==> flow/design.v <==
module vga_controller(iRST_n,
                      iVGA_CLK,
							 color_r1,
							 color_g1,
							 color_b1,
                      oBLANK_n,
                      oHS,
                      oVS,
                      b_data,
                      g_data,
                      r_data);
input iRST_n;
input iVGA_CLK;
input [7:0] color_r1;
input [7:0] color_g1;
input [7:0] color_b1;
output reg oBLANK_n;
output reg oHS;
output reg oVS;
output reg [7:0] b_data;
output reg [7:0] g_data;  
output reg [7:0] r_data;                        
reg [18:0] ADDR;
reg [23:0] bgr_data;
wire cBLANK_n,cHS,cVS,rst;
assign rst = ~iRST_n;
video_sync_generator LTM_ins (.vga_clk(iVGA_CLK),
                              .reset(rst),
                              .blank_n(cBLANK_n),
                              .HS(cHS),
                              .VS(cVS));
always@(posedge iVGA_CLK,negedge iRST_n)
begin
  if (!iRST_n)
     ADDR<=19'd0;
  else if (cHS==1'b0 && cVS==1'b0) begin
     ADDR<=19'd0;
  end
  else if (cBLANK_n==1'b1)
     ADDR<=ADDR+1;
end
wire first_part;
wire second_part;
wire third_part;
assign first_part = ADDR < (19'd102400);
assign second_part = (ADDR < (19'd204800)) && (ADDR > (19'd102400));
assign third_part = ADDR > (19'd204800);
always @(ADDR) begin
	if (first_part) begin
	b_data <= color_b1;
	g_data <= color_g1;
	r_data <= color_r1;
	end else if (second_part) begin
	b_data <= color_b1;
	g_data <= color_g1;
	r_data <= color_r1;
	end else if (third_part) begin
	b_data <= color_b1;
	g_data <= color_g1;
	r_data <= color_r1;
	end else begin
	b_data <= 8'b0;
	g_data <= 8'b0;
	r_data <= 8'b0;
	end
end
always@(negedge iVGA_CLK)
begin
  oHS<=cHS;
  oVS<=cVS;
  oBLANK_n<=cBLANK_n;
end
endmodule
module video_sync_generator(reset,
                            vga_clk,
                            blank_n,
                            HS,
                            VS);
input reset;
input vga_clk;
output reg blank_n;
output reg HS;
output reg VS;
parameter hori_line  = 800;                           
parameter hori_back  = 144;
parameter hori_front = 16;
parameter vert_line  = 525;
parameter vert_back  = 34;
parameter vert_front = 11;
parameter H_sync_cycle = 96;
parameter V_sync_cycle = 2;
reg [10:0] h_cnt;
reg [9:0]  v_cnt;
wire cHD,cVD,cDEN,hori_valid,vert_valid;
always@(negedge vga_clk,posedge reset)
begin
  if (reset)
  begin
     h_cnt<=11'd0;
     v_cnt<=10'd0;
  end
    else
    begin
      if (h_cnt==hori_line-1)
      begin 
         h_cnt<=11'd0;
         if (v_cnt==vert_line-1)
            v_cnt<=10'd0;
         else
            v_cnt<=v_cnt+1;
      end
      else
         h_cnt<=h_cnt+1;
    end
end
assign cHD = (h_cnt<H_sync_cycle)?1'b0:1'b1;
assign cVD = (v_cnt<V_sync_cycle)?1'b0:1'b1;
assign hori_valid = (h_cnt<(hori_line-hori_front)&& h_cnt>=hori_back)?1'b1:1'b0;
assign vert_valid = (v_cnt<(vert_line-vert_front)&& v_cnt>=vert_back)?1'b1:1'b0;
assign cDEN = hori_valid && vert_valid;
always@(negedge vga_clk)
begin
  HS<=cHD;
  VS<=cVD;
  blank_n<=cDEN;
end
endmodule
### Tool chain data of vga_controller

What the tools print for vga_controller, step after step.
Line numbers count from 1 in the design file above.
Operators carry their Yosys type and port widths (W data, S select, Z words).
A cell with n/a has no value.

* top: vga_controller
* clock port: iVGA_CLK
* cell library: sky130hd
* timing corner: tt_025C_1v80

### After elaboration

Yosys after proc, flatten, opt, wreduce and memory -nomap, before mapping. Memory bits, and registers merged into a memory's read port (data or address), are not among the register bits. Print and check cells are not counted. Equal cells are merged and count once.

* $add $sub $neg: 3
* $lt $le $gt $ge: 10
* equal/unequal tests: 2
* muxes and demuxes: 17
* bitwise logic cells: 2
* reduce/logical cells: 6

Operators with widths (count)
* $mux W8: 9
* $mux W19: 2
* $add A19 B1 Y19 const B: 1
* $gt A19 B17 Y1 const B: 1
* $lt A19 B17 Y1 const B: 1
* $gt A19 B18 Y1 const B: 1
* $lt A19 B18 Y1 const B: 1
* $add A11 B1 Y11 const B: 1
* $lt A11 B10 Y1 const B: 1
* $eq A11 B10 Y1 const B: 1
* $lt A11 B7 Y1 const B: 1
* $ge A11 B8 Y1 const B: 1
* $mux W11: 1
* $add A10 B1 Y10 const B: 1
* $lt A10 B10 Y1 const B: 1
* $eq A10 B10 Y1 const B: 1
* $lt A10 B2 Y1 const B: 1
* $ge A10 B6 Y1 const B: 1
* $mux W10: 1
* $logic_and A1 B1 Y1: 5
* $mux W1: 4
* $not A1 Y1: 2
* $reduce_bool A2 Y1: 1

* bits in registers: 46
* bits of input ports: 26
* output and inout bits: 27
* word-level cells: 49

### Logic depth

Longest topological path by Yosys (ltp), each cell counted once; first at word level (registers and memories cut), then after technology mapping (sequential cells cut; the memories' decode and read muxes count).

* depth in word-level cells: 4
* ABC_AREA: 1
* mapped depth: 9

### Netlist

Yosys stat after the flow's synthesis: flattened, memories mapped to cells. It holds for the ABC_AREA given above (unset counts as 0); a run with the other value may have another netlist.

* standard cells after synthesis: 420
* synthesis area: 0.0028853 mm^2
* mapped flip-flops: 46

Cell types
* sky130_fd_sc_hd__dfrtn_1: count 21, area in all 525.504 um^2
* sky130_fd_sc_hd__dfrtp_1: count 19, area in all 475.456 um^2
* sky130_fd_sc_hd__nand2_1: count 91, area in all 341.578 um^2
* sky130_fd_sc_hd__inv_1: count 80, area in all 300.288 um^2
* sky130_fd_sc_hd__nor2_1: count 58, area in all 217.709 um^2
* sky130_fd_sc_hd__a21oi_1: count 33, area in all 165.158 um^2
* sky130_fd_sc_hd__dfxtp_1: count 6, area in all 120.115 um^2
* sky130_fd_sc_hd__nand3_1: count 24, area in all 120.115 um^2
* sky130_fd_sc_hd__o21ai_0: count 21, area in all 105.101 um^2
* sky130_fd_sc_hd__ha_1: count 7, area in all 87.584 um^2
* sky130_fd_sc_hd__nand4_1: count 14, area in all 87.584 um^2
* sky130_fd_sc_hd__xor2_1: count 7, area in all 61.309 um^2
* sky130_fd_sc_hd__buf_6: count 4, area in all 45.043 um^2
* sky130_fd_sc_hd__nor3_1: count 8, area in all 40.038 um^2
* sky130_fd_sc_hd__nor2_4: count 3, area in all 33.782 um^2
* sky130_fd_sc_hd__buf_4: count 3, area in all 22.522 um^2
* sky130_fd_sc_hd__nand3_2: count 2, area in all 20.019 um^2
* sky130_fd_sc_hd__nor2_2: count 3, area in all 18.768 um^2

Not listed: further types 11, cells in them 16.

Data sheet: physical implementation of vga_controller

Module vga_controller, platform sky130hd: 2 stored runs of the flow (Yosys, OpenROAD) with differing settings, in no particular order. Input and output delays are each 20% of the period that was set; the output load is 0.01 pF.

### Job 1

Settings: `period_ns=2.35`, `CORE_UTILIZATION=31`, `SETUP_SLACK_MARGIN=0.43`, `PLACE_DENSITY_LB_ADDON=0.22`, `CORE_ASPECT_RATIO=1.0`, `CELL_PAD_IN_SITES_GLOBAL_PLACEMENT=3`, `ABC_AREA=1`, `GPL_TIMING_DRIVEN=0`, `SLEW_MARGIN=40`, `MAX_ROUTING_LAYER=met5`, `CAP_MARGIN=20`, `CORE_MARGIN=2`

- Worst setup slack after layout: -0.095 ns
- Die size: 0.0100952 mm^2
- Utilization in the final report: 46.8 %
- Chip area in the Yosys report: 0.0028853 mm^2

### Job 2

Settings: `period_ns=4.79`, `CORE_UTILIZATION=44`, `PLACE_DENSITY_LB_ADDON=0.16`, `CELL_PAD_IN_SITES_GLOBAL_PLACEMENT=2`, `CELL_PAD_IN_SITES_DETAIL_PLACEMENT=0`, `CTS_CLUSTER_SIZE=31`, `CTS_CLUSTER_DIAMETER=177`, `MAX_ROUTING_LAYER=met4`, `CAP_MARGIN=20`, `CORE_MARGIN=2`, `SLEW_MARGIN=20`

- Worst setup slack after layout: 0.269 ns
- Die size: 0.0061685 mm^2
- Utilization in the final report: 58.1 %
- Chip area in the Yosys report: 0.0024448 mm^2
